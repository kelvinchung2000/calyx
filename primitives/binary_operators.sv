==> flow/design.v <==
module std_fp_add #(
    parameter WIDTH = 32,
    parameter INT_WIDTH = 16,
    parameter FRAC_WIDTH = 16
) (
    input  logic [WIDTH-1:0] left,
    input  logic [WIDTH-1:0] right,
    output logic [WIDTH-1:0] out
);
  assign out = left + right;
endmodule
module std_fp_sub #(
    parameter WIDTH = 32,
    parameter INT_WIDTH = 16,
    parameter FRAC_WIDTH = 16
) (
    input  logic [WIDTH-1:0] left,
    input  logic [WIDTH-1:0] right,
    output logic [WIDTH-1:0] out
);
  assign out = left - right;
endmodule
module std_fp_mult_pipe #(
    parameter WIDTH = 32,
    parameter INT_WIDTH = 16,
    parameter FRAC_WIDTH = 16,
    parameter SIGNED = 0
) (
    input  logic [WIDTH-1:0] left,
    input  logic [WIDTH-1:0] right,
    input  logic             go,
    input  logic             clk,
    input  logic             reset,
    output logic [WIDTH-1:0] out,
    output logic             done
);
  logic [WIDTH-1:0]          rtmp;
  logic [WIDTH-1:0]          ltmp;
  logic [(WIDTH << 1) - 1:0] out_tmp;
  logic done_buf[1:0];
  assign done = done_buf[1];
  assign out = out_tmp[(WIDTH << 1) - INT_WIDTH - 1 : WIDTH - INT_WIDTH];
  logic start;
  assign start = go;
  always_ff @(posedge clk) begin
    if (start)
      done_buf[0] <= 1;
    else
      done_buf[0] <= 0;
  end
  always_ff @(posedge clk) begin
    if (go) begin
      done_buf[1] <= done_buf[0];
    end else begin
      done_buf[1] <= 0;
    end
  end
  always_ff @(posedge clk) begin
    if (reset) begin
      rtmp <= 0;
      ltmp <= 0;
    end else if (go) begin
      if (SIGNED) begin
        rtmp <= $signed(right);
        ltmp <= $signed(left);
      end else begin
        rtmp <= right;
        ltmp <= left;
      end
    end else begin
      rtmp <= 0;
      ltmp <= 0;
    end
  end
  always_ff @(posedge clk) begin
    if (reset) begin
      out_tmp <= 0;
    end else if (go) begin
      if (SIGNED) begin
        out_tmp <= $signed(
          { {WIDTH{ltmp[WIDTH-1]}}, ltmp} *
          { {WIDTH{rtmp[WIDTH-1]}}, rtmp}
        );
      end else begin
        out_tmp <= ltmp * rtmp;
      end
    end else begin
      out_tmp <= out_tmp;
    end
  end
endmodule
module std_fp_div_pipe #(
  parameter WIDTH = 32,
  parameter INT_WIDTH = 16,
  parameter FRAC_WIDTH = 16
) (
    input  logic             go,
    input  logic             clk,
    input  logic             reset,
    input  logic [WIDTH-1:0] left,
    input  logic [WIDTH-1:0] right,
    output logic [WIDTH-1:0] out_remainder,
    output logic [WIDTH-1:0] out_quotient,
    output logic             done
);
    localparam ITERATIONS = WIDTH + FRAC_WIDTH;
    logic [WIDTH-1:0] quotient, quotient_next;
    logic [WIDTH:0] acc, acc_next;
    logic [$clog2(ITERATIONS)-1:0] idx;
    logic start, running, finished, dividend_is_zero;
    assign start = go && !running;
    assign dividend_is_zero = start && left == 0;
    assign finished = idx == ITERATIONS - 1 && running;
    always_ff @(posedge clk) begin
      if (reset || finished || dividend_is_zero)
        running <= 0;
      else if (start)
        running <= 1;
      else
        running <= running;
    end
    always @* begin
      if (acc >= {1'b0, right}) begin
        acc_next = acc - right;
        {acc_next, quotient_next} = {acc_next[WIDTH-1:0], quotient, 1'b1};
      end else begin
        {acc_next, quotient_next} = {acc, quotient} << 1;
      end
    end
    always_ff @(posedge clk) begin
      if (dividend_is_zero || finished)
        done <= 1;
      else
        done <= 0;
    end
    always_ff @(posedge clk) begin
      if (running)
        idx <= idx + 1;
      else
        idx <= 0;
    end
    always_ff @(posedge clk) begin
      if (reset) begin
        out_quotient <= 0;
        out_remainder <= 0;
      end else if (start) begin
        out_quotient <= 0;
        out_remainder <= left;
      end else if (go == 0) begin
        out_quotient <= out_quotient;
        out_remainder <= out_remainder;
      end else if (dividend_is_zero) begin
        out_quotient <= 0;
        out_remainder <= 0;
      end else if (finished) begin
        out_quotient <= quotient_next;
        out_remainder <= out_remainder;
      end else begin
        out_quotient <= out_quotient;
        if (right <= out_remainder)
          out_remainder <= out_remainder - right;
        else
          out_remainder <= out_remainder;
      end
    end
    always_ff @(posedge clk) begin
      if (reset) begin
        acc <= 0;
        quotient <= 0;
      end else if (start) begin
        {acc, quotient} <= {{WIDTH{1'b0}}, left, 1'b0};
      end else begin
        acc <= acc_next;
        quotient <= quotient_next;
      end
    end
endmodule
module std_fp_gt #(
    parameter WIDTH = 32,
    parameter INT_WIDTH = 16,
    parameter FRAC_WIDTH = 16
) (
    input  logic [WIDTH-1:0] left,
    input  logic [WIDTH-1:0] right,
    output logic             out
);
  assign out = left > right;
endmodule
module std_fp_sadd #(
    parameter WIDTH = 32,
    parameter INT_WIDTH = 16,
    parameter FRAC_WIDTH = 16
) (
    input  signed [WIDTH-1:0] left,
    input  signed [WIDTH-1:0] right,
    output signed [WIDTH-1:0] out
);
  assign out = $signed(left + right);
endmodule
module std_fp_ssub #(
    parameter WIDTH = 32,
    parameter INT_WIDTH = 16,
    parameter FRAC_WIDTH = 16
) (
    input  signed [WIDTH-1:0] left,
    input  signed [WIDTH-1:0] right,
    output signed [WIDTH-1:0] out
);
  assign out = $signed(left - right);
endmodule
module std_fp_smult_pipe #(
    parameter WIDTH = 32,
    parameter INT_WIDTH = 16,
    parameter FRAC_WIDTH = 16
) (
    input  [WIDTH-1:0]              left,
    input  [WIDTH-1:0]              right,
    input  logic                    reset,
    input  logic                    go,
    input  logic                    clk,
    output logic [WIDTH-1:0]        out,
    output logic                    done
);
  std_fp_mult_pipe #(
    .WIDTH(WIDTH),
    .INT_WIDTH(INT_WIDTH),
    .FRAC_WIDTH(FRAC_WIDTH),
    .SIGNED(1)
  ) comp (
    .clk(clk),
    .done(done),
    .reset(reset),
    .go(go),
    .left(left),
    .right(right),
    .out(out)
  );
endmodule
module std_fp_sdiv_pipe #(
    parameter WIDTH = 32,
    parameter INT_WIDTH = 16,
    parameter FRAC_WIDTH = 16
) (
    input                     clk,
    input                     go,
    input                     reset,
    input  signed [WIDTH-1:0] left,
    input  signed [WIDTH-1:0] right,
    output signed [WIDTH-1:0] out_quotient,
    output signed [WIDTH-1:0] out_remainder,
    output logic              done
);
  logic signed [WIDTH-1:0] left_abs, right_abs, comp_out_q, comp_out_r, right_save, out_rem_intermediate;
  logic different_signs, left_sign, right_sign;
  always_ff @(posedge clk) begin
    if (go) begin
      right_save <= right_abs;
      left_sign <= left[WIDTH-1];
      right_sign <= right[WIDTH-1];
    end else begin
      left_sign <= left_sign;
      right_save <= right_save;
      right_sign <= right_sign;
    end
  end
  assign right_abs = right[WIDTH-1] ? -right : right;
  assign left_abs = left[WIDTH-1] ? -left : left;
  assign different_signs = left_sign ^ right_sign;
  assign out_quotient = different_signs ? -comp_out_q : comp_out_q;
  assign out_rem_intermediate = different_signs & |comp_out_r ? $signed(right_save - comp_out_r) : comp_out_r;
  assign out_remainder = right_sign ? -out_rem_intermediate : out_rem_intermediate;
  std_fp_div_pipe #(
    .WIDTH(WIDTH),
    .INT_WIDTH(INT_WIDTH),
    .FRAC_WIDTH(FRAC_WIDTH)
  ) comp (
    .reset(reset),
    .clk(clk),
    .done(done),
    .go(go),
    .left(left_abs),
    .right(right_abs),
    .out_quotient(comp_out_q),
    .out_remainder(comp_out_r)
  );
endmodule
module std_fp_sgt #(
    parameter WIDTH = 32,
    parameter INT_WIDTH = 16,
    parameter FRAC_WIDTH = 16
) (
    input  logic signed [WIDTH-1:0] left,
    input  logic signed [WIDTH-1:0] right,
    output logic signed             out
);
  assign out = $signed(left > right);
endmodule
module std_fp_slt #(
    parameter WIDTH = 32,
    parameter INT_WIDTH = 16,
    parameter FRAC_WIDTH = 16
) (
   input logic signed [WIDTH-1:0] left,
   input logic signed [WIDTH-1:0] right,
   output logic signed            out
);
  assign out = $signed(left < right);
endmodule
module std_mult_pipe #(
    parameter WIDTH = 32
) (
    input  logic [WIDTH-1:0] left,
    input  logic [WIDTH-1:0] right,
    input  logic             reset,
    input  logic             go,
    input  logic             clk,
    output logic [WIDTH-1:0] out,
    output logic             done
);
  std_fp_mult_pipe #(
    .WIDTH(WIDTH),
    .INT_WIDTH(WIDTH),
    .FRAC_WIDTH(0),
    .SIGNED(0)
  ) comp (
    .reset(reset),
    .clk(clk),
    .done(done),
    .go(go),
    .left(left),
    .right(right),
    .out(out)
  );
endmodule
module std_div_pipe #(
    parameter WIDTH = 32
) (
    input                    reset,
    input                    clk,
    input                    go,
    input        [WIDTH-1:0] left,
    input        [WIDTH-1:0] right,
    output logic [WIDTH-1:0] out_remainder,
    output logic [WIDTH-1:0] out_quotient,
    output logic             done
);
  logic [WIDTH-1:0] dividend;
  logic [(WIDTH-1)*2:0] divisor;
  logic [WIDTH-1:0] quotient;
  logic [WIDTH-1:0] quotient_msk;
  logic start, running, finished, dividend_is_zero;
  assign start = go && !running;
  assign finished = quotient_msk == 0 && running;
  assign dividend_is_zero = start && left == 0;
  always_ff @(posedge clk) begin
    if (finished || dividend_is_zero)
      done <= 1;
    else
      done <= 0;
  end
  always_ff @(posedge clk) begin
    if (reset || finished || dividend_is_zero)
      running <= 0;
    else if (start)
      running <= 1;
    else
      running <= running;
  end
  always_ff @(posedge clk) begin
    if (dividend_is_zero || start) begin
      out_quotient <= 0;
      out_remainder <= 0;
    end else if (finished) begin
      out_quotient <= quotient;
      out_remainder <= dividend;
    end else begin
      out_quotient <= out_quotient;
      out_remainder <= out_remainder;
    end
  end
  always_ff @(posedge clk) begin
    if (start)
      quotient_msk <= 1 << WIDTH - 1;
    else if (running)
      quotient_msk <= quotient_msk >> 1;
    else
      quotient_msk <= quotient_msk;
  end
  always_ff @(posedge clk) begin
    if (start)
      quotient <= 0;
    else if (divisor <= dividend)
      quotient <= quotient | quotient_msk;
    else
      quotient <= quotient;
  end
  always_ff @(posedge clk) begin
    if (start)
      dividend <= left;
    else if (divisor <= dividend)
      dividend <= dividend - divisor;
    else
      dividend <= dividend;
  end
  always_ff @(posedge clk) begin
    if (start) begin
      divisor <= right << WIDTH - 1;
    end else if (finished) begin
      divisor <= 0;
    end else begin
      divisor <= divisor >> 1;
    end
  end
endmodule
module std_sadd #(
    parameter WIDTH = 32
) (
    input  signed [WIDTH-1:0] left,
    input  signed [WIDTH-1:0] right,
    output signed [WIDTH-1:0] out
);
  assign out = $signed(left + right);
endmodule
module std_ssub #(
    parameter WIDTH = 32
) (
    input  signed [WIDTH-1:0] left,
    input  signed [WIDTH-1:0] right,
    output signed [WIDTH-1:0] out
);
  assign out = $signed(left - right);
endmodule
module std_smult_pipe #(
    parameter WIDTH = 32
) (
    input  logic                    reset,
    input  logic                    go,
    input  logic                    clk,
    input  signed       [WIDTH-1:0] left,
    input  signed       [WIDTH-1:0] right,
    output logic signed [WIDTH-1:0] out,
    output logic                    done
);
  std_fp_mult_pipe #(
    .WIDTH(WIDTH),
    .INT_WIDTH(WIDTH),
    .FRAC_WIDTH(0),
    .SIGNED(1)
  ) comp (
    .reset(reset),
    .clk(clk),
    .done(done),
    .go(go),
    .left(left),
    .right(right),
    .out(out)
  );
endmodule
module std_sdiv_pipe #(
    parameter WIDTH = 32
) (
    input                           reset,
    input                           clk,
    input                           go,
    input  logic signed [WIDTH-1:0] left,
    input  logic signed [WIDTH-1:0] right,
    output logic signed [WIDTH-1:0] out_quotient,
    output logic signed [WIDTH-1:0] out_remainder,
    output logic                    done
);
  logic signed [WIDTH-1:0] left_abs, right_abs, comp_out_q, comp_out_r, right_save, out_rem_intermediate;
  logic different_signs, left_sign, right_sign;
  always_ff @(posedge clk) begin
    if (go) begin
      right_save <= right_abs;
      left_sign <= left[WIDTH-1];
      right_sign <= right[WIDTH-1];
    end else begin
      left_sign <= left_sign;
      right_save <= right_save;
      right_sign <= right_sign;
    end
  end
  assign right_abs = right[WIDTH-1] ? -right : right;
  assign left_abs = left[WIDTH-1] ? -left : left;
  assign different_signs = left_sign ^ right_sign;
  assign out_quotient = different_signs ? -comp_out_q : comp_out_q;
  assign out_rem_intermediate = different_signs & |comp_out_r ? $signed(right_save - comp_out_r) : comp_out_r;
  assign out_remainder = right_sign ? -out_rem_intermediate : out_rem_intermediate;
  std_div_pipe #(
    .WIDTH(WIDTH)
  ) comp (
    .reset(reset),
    .clk(clk),
    .done(done),
    .go(go),
    .left(left_abs),
    .right(right_abs),
    .out_quotient(comp_out_q),
    .out_remainder(comp_out_r)
  );
endmodule
module std_sgt #(
    parameter WIDTH = 32
) (
    input  signed [WIDTH-1:0] left,
    input  signed [WIDTH-1:0] right,
    output signed             out
);
  assign out = $signed(left > right);
endmodule
module std_slt #(
    parameter WIDTH = 32
) (
    input  signed [WIDTH-1:0] left,
    input  signed [WIDTH-1:0] right,
    output signed             out
);
  assign out = $signed(left < right);
endmodule
module std_seq #(
    parameter WIDTH = 32
) (
    input  signed [WIDTH-1:0] left,
    input  signed [WIDTH-1:0] right,
    output signed             out
);
  assign out = $signed(left == right);
endmodule
module std_sneq #(
    parameter WIDTH = 32
) (
    input  signed [WIDTH-1:0] left,
    input  signed [WIDTH-1:0] right,
    output signed             out
);
  assign out = $signed(left != right);
endmodule
module std_sge #(
    parameter WIDTH = 32
) (
    input  signed [WIDTH-1:0] left,
    input  signed [WIDTH-1:0] right,
    output signed             out
);
  assign out = $signed(left >= right);
endmodule
module std_sle #(
    parameter WIDTH = 32
) (
    input  signed [WIDTH-1:0] left,
    input  signed [WIDTH-1:0] right,
    output signed             out
);
  assign out = $signed(left <= right);
endmodule
module std_slsh #(
    parameter WIDTH = 32
) (
    input  signed [WIDTH-1:0] left,
    input  signed [WIDTH-1:0] right,
    output signed [WIDTH-1:0] out
);
  assign out = left <<< right;
endmodule
module std_srsh #(
    parameter WIDTH = 32
) (
    input  signed [WIDTH-1:0] left,
    input  signed [WIDTH-1:0] right,
    output signed [WIDTH-1:0] out
);
  assign out = left >>> right;
endmodule
module std_signext #(
  parameter IN_WIDTH  = 32,
  parameter OUT_WIDTH = 32
) (
  input wire logic [IN_WIDTH-1:0]  in,
  output logic     [OUT_WIDTH-1:0] out
);
  localparam EXTEND = OUT_WIDTH - IN_WIDTH;
  assign out = { {EXTEND {in[IN_WIDTH-1]}}, in};
endmodule
module std_const_mult #(
    parameter WIDTH = 32,
    parameter VALUE = 1
) (
    input  signed [WIDTH-1:0] in,
    output signed [WIDTH-1:0] out
);
  assign out = in * VALUE;
endmodule
* Reports on std_sdiv_pipe
Tool output for the design above, in the order of the flow.
Line numbers count from 1 in the design file above.
Library cell names are shortened.
The mark n/a stands for no value.
- Design top :: std_sdiv_pipe
- Clock input :: clk
- Library :: sky130hd
- Corner :: tt_025C_1v80

* Word level
Counts by Yosys on the flattened word-level netlist (proc, flatten, opt, wreduce; memories kept). Register bits leave out memories and registers merged into their read ports (data or address). Print and check cells are left out. Cells with the same type and inputs are merged into one.
- Register bits :: 259
- Input port bits :: 67
- Output and inout port bits :: 65
- Elaborated cells :: 45
- Add/subtract/negate cells :: 6
- $lt $le $gt $ge :: 1
- Muxes and demuxes :: 10
- Bitwise operators :: 3
- Reductions and logical operators :: 13
** Operators with widths (number)
- 32-bit 2-to-1 mux :: 7
- 32-bit negator :: 4
- 32-bit subtractor :: 2
- 32-bit zero test :: 2
- 63-bit by 32-bit <= comparator with 1-bit output :: 1
- 63-bit 2-to-1 mux :: 1
- 62-bit 2-to-1 mux :: 1
- 32-bit bitwise OR :: 1
- 32-bit OR reduction :: 1
- 1-bit logical OR :: 4
- 1-bit logical AND :: 3
- 2-bit nonzero test :: 1
- 2-bit OR reduction :: 1
- 1-bit AND :: 1
- 1-bit bitwise XOR :: 1
- 1-bit zero test :: 1
- 1-bit 2-to-1 mux :: 1

* Depth
Depth = most cells in a row (Yosys ltp): at word level without a register or memory, in the mapped netlist without a sequential cell, where the memories' decode and read muxes count.
- Word-level depth :: 6
- ABC_AREA :: 0
- Gate-level depth with buffers :: 16
- Depth with buffers taken out :: 15

* Synthesis result
Yosys stat after the flow's synthesis: flattened, memories mapped to cells. It holds for the ABC_AREA given above (unset counts as 0); a run with the other value may have another netlist.
Totals and module areas in this step are rounded.
** Cell types
- dfxtp_1 :: number 193, area in all 3.86E+03 sq um
- edfxtp_1 :: number 66, area in all 1.98E+03 sq um
- ha_1 :: number 99, area in all 1.24E+03 sq um
- nand2_1 :: number 316, area in all 1.19E+03 sq um
- a21oi_1 :: number 200, area in all 1000.96 sq um
- xnor2_1 :: number 95, area in all 832.048 sq um
- o21ai_0 :: number 126, area in all 630.605 sq um
- xor2_1 :: number 60, area in all 525.504 sq um
- nor2_1 :: number 134, area in all 502.982 sq um
- inv_1 :: number 130, area in all 487.968 sq um
- nor3_1 :: number 65, area in all 325.312 sq um
- clkbuf_1 :: number 80, area in all 300.288 sq um
- nand2b_1 :: number 46, area in all 287.776 sq um
- a21o_1 :: number 36, area in all 270.259 sq um
- nand3_1 :: number 49, area in all 245.235 sq um
- o31ai_1 :: number 32, area in all 240.23 sq um
- nor4_1 :: number 34, area in all 212.704 sq um
- o21a_1 :: number 26, area in all 195.187 sq um
Not listed: further types 66, cells in them 283.
- Mapped cells :: 2070
- Synthesis area :: 16500 sq um
- Sequential area :: 5850 sq um
- Flip-flops :: 259
- Buffers :: 102
By module: a second synthesis without flattening, with its own total; a netlist apart from the flattened one above.
- Cell total of the unflattened synthesis :: 2182
- Area total of the unflattened synthesis :: 17200 sq um
Each row is one instance without its submodules.
** Modules
- std_div_pipe #(WIDTH=32) :: times used 1, cells 1329, area 10900 sq um, seq. area 4820 sq um
- std_sdiv_pipe :: times used 1, cells 853, area 6350 sq um, seq. area 1020 sq um

* Worst setup path after synthesis
Path of least setup slack by OpenSTA after synthesis, without wires, with an ideal clock, recovery checks aside; 20% of the period is set as input and as output delay. Where synthesis merged equal registers, the netlist keeps one of their names.
- Kind :: register to output
- From :: register right_save[0]
- To :: output out_remainder[22]
- Period :: 7.48 ns
- Output delay :: 1.496 ns
- Time at the first pin :: 0.000 ns
- Arrival :: 3.465 ns
- Required time :: 5.984 ns
- Path slack :: 2.519 ns
- Path delay :: 3.465 ns
- Stages on the path :: 16
- Buffers on the path :: 0
- Synthesis period reached :: 4.961 ns
"path delay" = arrival - input delay + setup time.
A path that ends at an output port has no setup time.
"stages on the path" counts driving pins, that of a launching flip-flop among them; a cell with two outputs on the path counts twice.
"synthesis period reached" = period - worst setup slack (recovery checks aside). The figure is calculated, with input and output delays left at 20% of the set period.
The rows between start and end are the longest chain of elaborated cells between them; the timing report does not say that the signal goes this way. Where chains are equally long, one stands for them.
A line is the first line of the expression or statement that the cell stems from. Yosys adds cells for indexed reads and writes and turns some case tables into memories.
- Cell sequence :: edfxtp_1 > inv_1 > ha_1 > inv_1 > fa_1 > a21o_1 > a22oi_1 > a21oi_1 > a2111oi_0 > a221oi_1 > o32a_1 > or4b_4 > or2_0 > nand2b_1 > o31ai_2 > xor2_1
- Cells in the longest elaborated chain :: 4
- Elaborated cells between the ends (all ways) :: 4
- Source lines of those cells :: 2
- Classes of those cells :: add/sub (2); mux (2)
** RTL lines, path post-synthesis
- start: declaration :: RTL line 471 : logic signed [WIDTH-1:0] left_abs, right_abs, comp_out_q, comp_out_r, right_save, out_rem_intermediate;
- start: assignment :: RTL line 475 : right_save <= right_abs;
- start: assignment :: RTL line 480 : right_save <= right_save;
- 32-bit subtractor :: RTL line 488 : assign out_rem_intermediate = different_signs & |comp_out_r ? $signed(right_save - comp_out_r) : comp_out_r;
- 32-bit 2-to-1 mux :: RTL line 488
- 32-bit negator :: RTL line 489 : assign out_remainder = right_sign ? -out_rem_intermediate : out_rem_intermediate;
- 32-bit 2-to-1 mux :: RTL line 489
- end: declaration :: RTL line 468 : output logic signed [WIDTH-1:0] out_remainder,

* Timing after layout
From the final timing report of run 2: the path of least setup slack in the routed layout; clock arrival at registers is part of the times.
- Kind :: register to output
- From :: register right_save[0]
- To :: output out_remainder[31]
- Period :: 4.43 ns
- Output delay :: 0.89 ns
- Time at the first pin :: 0.53 ns
- Arrival :: 4.37 ns
- Required time :: 3.54 ns
- Path slack :: -0.82 ns
- Stages on the path :: 20
- Buffers on the path :: 4
The rows between start and end are the longest chain of elaborated cells between them; the timing report does not say that the signal goes this way. Where chains are equally long, one stands for them.
- Cell sequence :: edfxtp_1 > inv_1 > ha_2 > inv_2 > fa_2 > a211oi_2 > o211ai_1 > nand2_1 > o211ai_1 > buf_4 > nand3_2 > o211a_1 > or4b_4 > nor3_4 > buf_4 > nand4_4 > buf_12 > o31ai_4 > xnor2_1 > buf_2
- Cells in the longest elaborated chain :: 4
- Elaborated cells between the ends (all ways) :: 4
- Source lines of those cells :: 2
- Classes of those cells :: add/sub (2); mux (2)
** RTL lines, path post-layout
- start: declaration :: RTL line 471 : logic signed [WIDTH-1:0] left_abs, right_abs, comp_out_q, comp_out_r, right_save, out_rem_intermediate;
- start: assignment :: RTL line 475 : right_save <= right_abs;
- start: assignment :: RTL line 480 : right_save <= right_save;
- 32-bit subtractor :: RTL line 488 : assign out_rem_intermediate = different_signs & |comp_out_r ? $signed(right_save - comp_out_r) : comp_out_r;
- 32-bit 2-to-1 mux :: RTL line 488
- 32-bit negator :: RTL line 489 : assign out_remainder = right_sign ? -out_rem_intermediate : out_rem_intermediate;
- 32-bit 2-to-1 mux :: RTL line 489
- end: declaration :: RTL line 468 : output logic signed [WIDTH-1:0] out_remainder,

Ticket comment

Top module std_sdiv_pipe; platform sky130hd; tools Yosys and OpenROAD; 2 stored runs in no particular order. Input and output delays are each 20% of the period that was set; the output load is 0.01 pF.
By "clock period achieved" is meant the clock period of the run minus its worst setup slack. This is arithmetic on one report: input and output delays are still those of the set period (20% each).
"critical setup path time": the worst setup path's part of the clock period (all of it between registers, 20% less for each end at a port) less its slack. A launch clock that arrives late makes it longer, a capture clock that arrives late makes it shorter.
By "power consumption" is meant OpenSTA's value without simulated activity: inputs other than the clock are taken to toggle once in ten clock periods, and the tool carries that through the logic.
Measured values are rounded.

** Run 1
- Settings :: period_ns=5.8; CORE_UTILIZATION=69; SETUP_SLACK_MARGIN=0.41; PLACE_DENSITY=0.62; CORE_ASPECT_RATIO=1.11; CELL_PAD_IN_SITES_GLOBAL_PLACEMENT=3; CELL_PAD_IN_SITES_DETAIL_PLACEMENT=1; TNS_END_PERCENT=80; ABC_AREA=1; GPL_ROUTABILITY_DRIVEN=0; CAP_MARGIN=0; MIN_ROUTING_LAYER=met1; CORE_MARGIN=2; SLEW_MARGIN=20
- Outcome :: no final report: placement broke off with GPL-0301

** Run 2
- Settings :: period_ns=4.43; CORE_UTILIZATION=40; SETUP_SLACK_MARGIN=0.91; PLACE_DENSITY_LB_ADDON=0.09; HOLD_SLACK_MARGIN=0.06; CORE_MARGIN=3; CELL_PAD_IN_SITES_GLOBAL_PLACEMENT=0; CELL_PAD_IN_SITES_DETAIL_PLACEMENT=1; TNS_END_PERCENT=55; GPL_TIMING_DRIVEN=1; GPL_ROUTABILITY_DRIVEN=0; CTS_CLUSTER_DIAMETER=377; SLEW_MARGIN=10; CAP_MARGIN=20
- Chip area after synthesis (Yosys) :: 16500 sq um
- Clock period achieved :: 5.254 ns
- Standard-cell area after routing :: 22600 sq um
- Die area :: 43800 sq um
- Setup slack of the worst path :: -0.824 ns
- Critical setup path time :: 4.37 ns
- Worst setup path kind :: register to output
- Power consumption :: 0.0099 W
- Worst hold slack after layout :: 0.449 ns
